==> flow/design.v <==
module alu_8bit( input       i_clk,
                 input       i_rst, 
                 input [7:0] i_a,
                 input [7:0] i_b,
                 input       i_valid,
                 input [1:0] i_operand,
                 output reg [7:0]  o_result,
                 output reg        o_valid);
              always @(posedge i_clk or negedge i_rst) begin : proc_muxs
                  if(~i_rst) begin
                      o_result <=8'd0;
                  end 
                  else begin
                      if(i_valid ==1'b1) begin
                       case(i_operand)
                        2'd0 : o_result <= i_a + i_b;
                        2'd1 : o_result <= i_a ^ i_b;
                        2'd2 : o_result <= i_a | i_b;
                        2'd3 : o_result <= i_a & i_b;
                        default : o_result <= 8'hff;
                       endcase  
                       o_valid <=1'b1;
                     end
                     else
                       o_valid <=1'b0; 
                  end
              end
endmodule  
==> From RTL to reports: alu_8bit <==
Tool output for the design above, in the order of the flow.
Lines are those of the file above, counted from 1.
Operators carry their Yosys type and port widths (W data, S select, Z words).
Library cell names are shortened.
{ "design": {"top": "alu_8bit", "clock_port": "i_clk", "cell_library": "sky130hd", "lib_corner": "tt_025C_1v80"} }

==> Elaborated design <==
Source: Yosys, flattened and elaborated, memories not mapped. Widths are those after wreduce. Registers that Yosys merges into a memory's read port (data or address) are not register bits. Print and check cells do not count. Equal cells are merged and count once.
{ "bits": {"regBits": 9, "inputBits": 21, "output_inout_bits": 9, "wordCells": 12} }
{ "op_classes": {"add_sub_neg": 1, "eq_ne": 3, "mux": 2, "logic": 3, "n_reduce_logical": 1} }
{ "op_table": {"columns": ["cell", "count"], "rows": [
  ["$pmux W8 S4", 1],
  ["$add A8 B8 Y8", 1],
  ["$and A8 B8 Y8", 1],
  ["$or A8 B8 Y8", 1],
  ["$xor A8 B8 Y8", 1],
  ["$eq A2 B2 Y1 const B", 2],
  ["$eq A2 B1 Y1 const B", 1],
  ["$logic_not A2 Y1", 1],
  ["$mux W1", 1]
]} }

==> Logic depth <==
Depth = most cells in a row (Yosys ltp): at word level without a register or memory, in the mapped netlist without a sequential cell, where the memories' decode and read muxes count.
{ "depth": {"ltp_word": 2, "abc_area": 0, "depth_mapped": 7, "depth_no_buf": 7} }

==> Synthesis result <==
The flow's flattened synthesis, as Yosys stat reports it; memories are mapped. The netlist is that of the ABC_AREA named above (0 if unset); the other value can give another one.
{ "synth_totals": {"cells": 128, "mapped_area_um2": 1053.5, "seq_area_um2": 230.2, "ffs": 9, "n_buf": 4} }
{ "types": {"columns": ["type", "count", "type_area_um2"], "rows": [
  ["dfrtp_1", 8, 200.192],
  ["ha_1", 16, 200.192],
  ["inv_1", 20, 75.072],
  ["mux2i_1", 7, 70.067],
  ["a21oi_1", 11, 55.053],
  ["nor2b_1", 5, 31.28],
  ["edfxtp_1", 1, 30.029],
  ["nor2_1", 7, 26.275],
  ["o2111ai_1", 3, 26.275],
  ["nand3_1", 5, 25.024],
  ["o21ai_0", 5, 25.024],
  ["nand2_1", 6, 22.522],
  ["fa_1", 1, 20.019],
  ["o211a_1", 2, 20.019],
  ["or3_1", 3, 18.768],
  ["a2111oi_0", 2, 17.517],
  ["o2bb2ai_1", 2, 17.517],
  ["o211ai_1", 2, 15.014]
]} }
Other cell types: 18; their cells: 22.

==> Worst setup path after synthesis <==
OpenSTA on the mapped netlist: ideal clock, no wires. The path of least setup slack (recovery checks aside). Input and output delay are each 20% of the period. Register names are those of the netlist, which keeps one name where synthesis merged equal registers.
{ "synth_path": {"kind": "input to register", "start": "input i_a[0]", "end": "register o_result[4]", "tclk_ns": 1.92, "in_delay_ns": 0.384, "setup_time_ns": 0.122, "t_first_pin_ns": 0.384, "arrival_time_ns": 1.620, "required_time_ns": 1.798, "slack_ns": 0.179, "delay_ns": 1.358, "stages": 7, "n_path_buf": 0, "synth_period_reached_ns": 1.741} }
"delay_ns" is the arrival time less input delay plus setup time.
"stages": output pins that drive a net of the path, with the launching flip-flop's if there is one; two outputs of one cell count as two.
"synth_period_reached_ns" = period - worst setup slack (recovery checks aside). The figure is calculated, with input and output delays left at 20% of the set period.
Between the ends stands the longest chain of elaborated cells between them, by number of cells; it is not shown to be the way that was timed. Of several equally long chains one is given.
A line is the first line of the expression or statement that the cell stems from. Yosys adds cells for indexed reads and writes and turns some case tables into memories.
At most two assigning lines are given for a register; there are more.
{ "synth_via": {"cell_sequence": "ha_1 > inv_1 > fa_1 > nor2b_1 > o21a_1 > o41a_1 > a32o_1", "elab_chain_len": 2, "cone_cells": 2, "lines_between": 2, "classes_between": "1 x add/sub; 1 x mux"} }
{ "synth_lines": {"columns": ["item", "line", "text"], "rows": [
  ["start: declaration", 3, "input [7:0] i_a,"],
  ["$add A8 B8 Y8", 16, "2'd0 : o_result <= i_a + i_b;"],
  ["$pmux W8 S4", 15, "case(i_operand)"],
  ["end: assignment", 16, null],
  ["end: assignment", 17, "2'd1 : o_result <= i_a ^ i_b;"],
  ["end: declaration", 7, "output reg [7:0]  o_result,"]
]} }

==> Path in the finished layout <==
Path of least setup slack in the final report of entry A (OpenROAD, finished layout, wires in). Where an end is a register, its clock arrival counts in the times.
{ "layout_path": {"kind": "input to register", "start": "input i_b[0]", "end": "register o_result[4]", "tclk_ns": 1.29, "in_delay_ns": 0.26, "setup_time_ns": 0.11, "t_first_pin_ns": 0.26, "arrival_time_ns": 1.62, "required_time_ns": 1.41, "slack_ns": -0.20, "stages": 8, "n_path_buf": 1} }
Between the ends stands the longest chain of elaborated cells between them, by number of cells; it is not shown to be the way that was timed. Of several equally long chains one is given.
At most two assigning lines are given for a register; there are more.
{ "layout_via": {"cell_sequence": "buf_8 > ha_4 > inv_2 > fa_2 > nor2b_4 > o21a_1 > o41a_1 > a32o_1", "elab_chain_len": 2, "cone_cells": 2, "lines_between": 2, "classes_between": "1 x add/sub; 1 x mux"} }
{ "layout_lines": {"columns": ["item", "line", "text"], "rows": [
  ["start: declaration", 4, "input [7:0] i_b,"],
  ["$add A8 B8 Y8", 16, "2'd0 : o_result <= i_a + i_b;"],
  ["$pmux W8 S4", 15, "case(i_operand)"],
  ["end: assignment", 16, null],
  ["end: assignment", 17, "2'd1 : o_result <= i_a ^ i_b;"],
  ["end: declaration", 7, "output reg [7:0]  o_result,"]
]} }

Data sheet: physical implementation of alu_8bit

Module alu_8bit, platform sky130hd: 2 stored runs of the flow (Yosys, OpenROAD) with differing settings, in no particular order. Input and output delays are each 20% of the period that was set; the output load is 0.01 pF.
By "achieved clock period (ns)" is meant the clock period of the run minus its worst setup slack. This is arithmetic on one report: input and output delays are still those of the set period (20% each).
By "worst setup path time (ns)" is meant the share of the clock period that the worst setup path is allowed (20% is reserved at inputs, 20% at outputs), minus its slack. Clock arrival times at its registers enter into it.

settings of entry A
{
  "period_ns": 1.29,
  "CORE_UTILIZATION": 18,
  "SETUP_SLACK_MARGIN": 0.1,
  "PLACE_DENSITY_LB_ADDON": 0.17,
  "CORE_ASPECT_RATIO": 0.87,
  "CORE_MARGIN": 9,
  "TNS_END_PERCENT": 75,
  "CTS_CLUSTER_SIZE": 58,
  "CAP_MARGIN": 25,
  "MAX_ROUTING_LAYER": "met5",
  "SLEW_MARGIN": 20
}
report of entry A
yosys chip area after synthesis (um^2): 1053.5
finish__design__die__area: 8937.3
finish__design__instance__area__stdcell: 2010.7
finish__design__instance__utilization: 0.3632
finish__timing__setup__ws: -0.204
finish__timing__setup__tns: -0.463
finish__timing__hold__ws: 0.371
achieved clock period (ns): 1.494
worst setup path time (ns): 1.24
worst setup path kind: input to register

settings of entry B
{
  "period_ns": 1.2,
  "CORE_UTILIZATION": 43,
  "SETUP_SLACK_MARGIN": 0.35,
  "CORE_MARGIN": 7,
  "CELL_PAD_IN_SITES_GLOBAL_PLACEMENT": 3,
  "CELL_PAD_IN_SITES_DETAIL_PLACEMENT": 1,
  "ABC_AREA": 1,
  "GPL_TIMING_DRIVEN": 0,
  "CTS_CLUSTER_SIZE": 73,
  "CTS_CLUSTER_DIAMETER": 217,
  "CAP_MARGIN": 35,
  "SLEW_MARGIN": 20
}
report of entry B: did not finish, place, GPL-0301
